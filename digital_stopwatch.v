==> flow/design.v <==
`timescale 1ns / 1ps
module top (clk, digit, Seven_Segment);
    input clk;
    output reg [3:0] digit;
    output reg [7:0] Seven_Segment;   
    wire [5:0] sec, min;
    wire [6:0] dg3, dg2, dg1, dg0;
    wire [3:0] sec_ones, sec_tens, min_ones, min_tens;
    stopwatch sw(clk, sec, min);
    digit_splitter ds (
        .sec(sec),
        .min(min),
        .sec_tens(sec_tens),
        .sec_ones(sec_ones),
        .min_tens(min_tens),
        .min_ones(min_ones)
    );
    bcd_to_ssd dg_1(min_tens, dg0);
    bcd_to_ssd dg_2(min_ones, dg1);
    bcd_to_ssd dg_3(sec_tens, dg2);
    bcd_to_ssd dg_4(sec_ones, dg3);
    reg [15:0] count = 0;
    reg [1:0] digit_sel = 0;
    always @(posedge clk) begin
        count <= count + 1;
        if (count == 50000) begin
            count <= 0;
            digit_sel <= digit_sel + 1;
        end
    end
    always @(*) begin
        case (digit_sel)
            2'd0: begin
                digit = 4'b1110;
                Seven_Segment[6:0] = dg0;
            end
            2'd1: begin
                digit = 4'b1101;
                Seven_Segment[6:0] = dg1;
            end
            2'd2: begin
                digit = 4'b1011;
                Seven_Segment[6:0] = dg2;
            end
            2'd3: begin
                digit = 4'b0111;
                Seven_Segment[6:0] = dg3;
            end
        endcase
        Seven_Segment[7] = 1'b0;  
    end
endmodule
module digit_splitter (
    input [5:0] sec,
    input [5:0] min,
    output [3:0] sec_tens,
    output [3:0] sec_ones,
    output [3:0] min_tens,
    output [3:0] min_ones
);
    assign sec_ones = sec % 10;
    assign sec_tens = sec / 10;
    assign min_ones = min % 10;
    assign min_tens = min / 10;
endmodule
module bcd_to_ssd (
    input  [3:0] bcd,
    output reg [6:0] ssd
);
    always @(*) begin
        case (bcd)
            4'd0: ssd = 7'b0000001;  
            4'd1: ssd = 7'b1001111; 
            4'd2: ssd = 7'b0010010; 
            4'd3: ssd = 7'b0000110; 
            4'd4: ssd = 7'b1001100; 
            4'd5: ssd = 7'b0100100;
            4'd6: ssd = 7'b0100000;
            4'd7: ssd = 7'b0001111;
            4'd8: ssd = 7'b0000000;
            4'd9: ssd = 7'b0001000;
            default: ssd = 7'b1111111;
        endcase
    end
endmodule
module stopwatch (
    input clk,
    output [5:0] sec_op,
    output [5:0] min_op
);
    reg [27:0] counter = 0;
    reg [5:0] sec = 0, min = 0;
    always @(posedge clk) begin
        counter <= counter + 1;
        if (counter == 50000000) begin
            counter <= 0;
            sec <= sec + 1;
            if (sec == 59) begin
                sec <= 0;
                min <= min + 1;
            end
        end
    end
    assign sec_op = sec;
    assign min_op = min;
endmodule
# --- Step by step through the tools: top ---
# Tool output for the design above, in the order of the flow.
# Line numbers count from 1 in the design file above.
# Cell names lack the library's common part.
design:
  top: "top"
  clk_port: "clk"
  library: "sky130hd"
  lib_corner: "tt_025C_1v80"

# --- Word-level counts ---
# Counts by Yosys on the flattened word-level netlist (proc, flatten, opt, wreduce; memories kept). Register bits leave out memories and registers merged into their read ports (data or address); mux counts leave out enables and synchronous resets folded into registers. Print and check cells are left out. Cells with the same type and inputs are merged into one.
# Yosys's memory passes give these memory sizes; they may raise the number of words (mostly to a power of two), join words into wider ones and drop unused or constant bits.
bits:
  reg_bits: 58
  rom_bits: 448
  mem_count: 4
  input_bits: 1
  out_inout_bits: 12
  elab_cells: 28
mem_list:
  columns: ["name", "size", "width", "rd", "write_ports", "line_no", "source"]
  rows:
  - ["(name not given)", 16, 7, 1, 0, 71, "case (bcd)"]
  - ["(name not given)", 16, 7, 1, 0, 71, null]
  - ["(name not given)", 16, 7, 1, 0, 71, null]
  - ["(name not given)", 16, 7, 1, 0, 71, null]
classes:
  n_addsub: 5
  div: 4
  eq_ne: 6
  mux: 2
  n_reduce_logical: 2
op_table:
  columns: ["op", "n"]
  rows:
  - ["divider 6 x 4 -> 32 bit (second input constant)", 2]
  - ["remainder unit 6 x 4 -> 32 bit (second input constant)", 2]
  - ["adder 28 x 1 -> 28 bit (second input constant)", 1]
  - ["== test 28 x 26 -> 1 bit (second input constant)", 1]
  - ["case mux 7 bit (select 4 bit)", 1]
  - ["adder 16 x 1 -> 16 bit (second input constant)", 1]
  - ["== test 16 bit (second input constant)", 1]
  - ["case mux 4 bit (select 4 bit)", 1]
  - ["adder 6 x 1 -> 6 bit (second input constant)", 2]
  - ["== test 6 bit (second input constant)", 1]
  - ["== test 2 bit (second input constant)", 2]
  - ["adder 2 x 1 -> 2 bit (second input constant)", 1]
  - ["== test 2 x 1 -> 1 bit (second input constant)", 1]
  - ["zero test 2 bit", 1]
  - ["AND reduction 2 bit", 1]

# --- Depth ---
# Longest topological path by Yosys (ltp), each cell counted once; first at word level (registers and memories cut), then after technology mapping (sequential cells cut; the memories' decode and read muxes count).
logic_depth:
  depth_word: 2
  ABC_AREA: 0
  depth_mapped: 17
  depth_no_buf: 16

# --- Synthesis result ---
# Yosys stat after the flow's synthesis: flattened, memories mapped to cells. It holds for the ABC_AREA given above (unset counts as 0); a run with the other value may have another netlist.
mapped:
  mapped_cells: 513
  yosys_area_mm2: 0.0044142
  seq_area_mm2: 0.0013012
  ff_cells: 58
  buf_cells: 18
by_type:
  columns: ["cell", "n"]
  rows:
  - ["dfxtp_1", 44]
  - ["ha_1", 47]
  - ["edfxtp_1", 14]
  - ["xnor2_1", 27]
  - ["nor2_1", 49]
  - ["xor2_1", 21]
  - ["o21ai_0", 29]
  - ["inv_1", 38]
  - ["nand2_1", 38]
  - ["nand3_1", 20]
  - ["nand4_1", 15]
  - ["a21oi_1", 16]
  - ["and3_1", 10]
  - ["mux2i_1", 6]
  - ["a32oi_1", 6]
  - ["o21a_1", 7]
  - ["nor2b_1", 8]
  - ["and2_1", 7]
# Not listed: further types 57, cells in them 111.
# By module: a second synthesis without flattening, with its own total; a netlist apart from the flattened one above.
hier_totals:
  cells_unflattened: 535
  hier_area_mm2: 0.0045018
# Rows give one instance, submodules left out.
modules:
  columns: ["module", "n_inst", "n_cells", "mod_area_mm2"]
  rows:
  - ["stopwatch", 1, 172, 0.0018318]
  - ["top", 1, 110, 0.0009797]
  - ["bcd_to_ssd", 4, 34, 0.0002302]
  - ["digit_splitter", 1, 117, 0.0007695]

# --- Worst setup path after synthesis ---
# Source: OpenSTA report_checks on the synthesized netlist (no wires, ideal clock, input and output delay 20% of the period each), path of least setup slack; recovery checks are left aside. Register names are those of the netlist, which keeps one name where synthesis merged equal registers.
synth_timing:
  path_kind: "register -> output"
  start: "register sw.min[3]"
  end: "output Seven_Segment[3]"
  period_ns: 5.66
  t_first_pin_ns: 0.000
  arrival_ns: 3.646
  setup_slack_ns: 0.882
  delay_ns: 3.646
  driving_pins: 18
  path_buffers: 1
  synth_period_reached_ns: 4.778
# "delay_ns" = arrival - input delay + setup time.
# At an output port there is no setup time.
# "driving_pins": output pins that drive a net of the path, with the launching flip-flop's if there is one; two outputs of one cell count as two.
# "synth_period_reached_ns" is the clock period less the worst setup slack; recovery checks do not enter. This is arithmetic on one report: input and output delays are still those of the set period (20% each).
# The rows between start and end are the longest chain of elaborated cells between them; the timing report does not say that the signal goes this way. Where chains are equally long, one stands for them.
# A line is the first line of the expression or statement that the cell stems from. Yosys adds cells for indexed reads and writes and turns some case tables into memories.
# The chain passes a memory read, where the word-level depth is cut; so it can be longer than that depth.
synth_between:
  cell_sequence: "edfxtp_1 > clkbuf_1 > inv_1 > ha_1 > inv_1 > ha_1 > nand2b_1 > o21ai_0 > nand4_1 > nand3_1 > inv_1 > xnor2_1 > inv_1 > ha_1 > inv_1 > mux2i_1 > a221o_1 > a32oi_1"
  elab_chain_cells: 3
  cone_cells: 5
synth_lines:
  columns: ["element", "line_no", "source"]
  rows:
  - ["start: declaration", 92, "reg [5:0] sec = 0, min = 0;"]
  - ["start: assignment", 100, "min <= min + 1;"]
  - ["remainder unit 6 x 4 -> 32 bit", 63, "assign min_ones = min % 10;"]
  - ["memory (16 x 7 bit)", 71, "case (bcd)"]
  - ["case mux 7 bit (select 4 bit)", 32, "case (digit_sel)"]
  - ["end: declaration", 5, "output reg [7:0] Seven_Segment;"]

# --- Timing after layout ---
# From the final timing report of flow run 1: the path of least setup slack in the routed layout; clock arrival at registers is part of the times.
layout_timing:
  path_kind: "register -> output"
  start: "register sw.min[3]"
  end: "output Seven_Segment[3]"
  period_ns: 3.27
  t_first_pin_ns: 0.32
  arrival_ns: 3.39
  setup_slack_ns: -0.78
  driving_pins: 14
  path_buffers: 1
# The rows between start and end are the longest chain of elaborated cells between them; the timing report does not say that the signal goes this way. Where chains are equally long, one stands for them.
# The chain passes a memory read, where the word-level depth is cut; so it can be longer than that depth.
layout_between:
  cell_sequence: "edfxtp_1 > inv_4 > ha_4 > inv_2 > ha_4 > nand2b_4 > o221ai_2 > a221o_1 > and2_1 > a311o_2 > mux2i_1 > a221o_1 > a32oi_2 > buf_2"
  elab_chain_cells: 3
  cone_cells: 5
layout_lines:
  columns: ["element", "line_no", "source"]
  rows:
  - ["start: declaration", 92, "reg [5:0] sec = 0, min = 0;"]
  - ["start: assignment", 100, "min <= min + 1;"]
  - ["remainder unit 6 x 4 -> 32 bit", 63, "assign min_ones = min % 10;"]
  - ["memory (16 x 7 bit)", 71, "case (bcd)"]
  - ["case mux 7 bit (select 4 bit)", 32, "case (digit_sel)"]
  - ["end: declaration", 5, "output reg [7:0] Seven_Segment;"]

# Flow measurements of top on sky130hd: 2 stored runs with different settings, listed in no order. Input and output delays are each 20% of the period that was set; the output load is 0.01 pF.
# By "period_less_ws_ns" is meant the clock period of the run minus its worst setup slack. This is arithmetic on one report: input and output delays are still those of the set period (20% each).
# "worst_path_time_ns" is the time allowed to the run's worst setup path (the clock period less input and output delay, where it has them) less its slack. Clock arrival times count: a late capture clock shortens it, a late launch clock lengthens it.
# "final_power_mw" is the tool's figure for a default switching activity; nothing was simulated.
runs:
  - name: "flow run 1"
    settings:
      period_ns: 3.27
      CAP_MARGIN: 20
      CORE_MARGIN: 2
      CORE_UTILIZATION: 40
      SLEW_MARGIN: 20
    results:
      post_synth_area_mm2: 0.0044142
      final_die_area_mm2: 0.0118919
      post_route_stdcell_area_mm2: 0.0059169
      finalUtil_frac: 0.548
      setup_ws_ns: -0.779
      fin_tns_ns: -4.946
      timing.hold.ws_ns: 0.454
      final_power_mw: 1.411
      period_less_ws_ns: 4.049
      worst_path_time_ns: 3.39
      critical_path_kind: "register -> output"
  - name: "flow run 2"
    settings:
      period_ns: 5.47
      CORE_UTILIZATION: 59
      PLACE_DENSITY: 0.67
      CORE_MARGIN: 6
      CELL_PAD_IN_SITES_DETAIL_PLACEMENT: 0
      TNS_END_PERCENT: 25
      CTS_CLUSTER_DIAMETER: 83
      CAP_MARGIN: 10
      SLEW_MARGIN: 5
      MIN_ROUTING_LAYER: "met1"
      MAX_ROUTING_LAYER: "met5"
    results:
      post_synth_area_mm2: 0.0044142
      final_die_area_mm2: 0.0097013
      post_route_stdcell_area_mm2: 0.0049347
      finalUtil_frac: 0.68
      setup_ws_ns: 0.235
      fin_tns_ns: 0.000
      timing.hold.ws_ns: 0.473
      final_power_mw: 0.8707
      period_less_ws_ns: 5.235
      worst_path_time_ns: 4.14
      critical_path_kind: "register -> output"
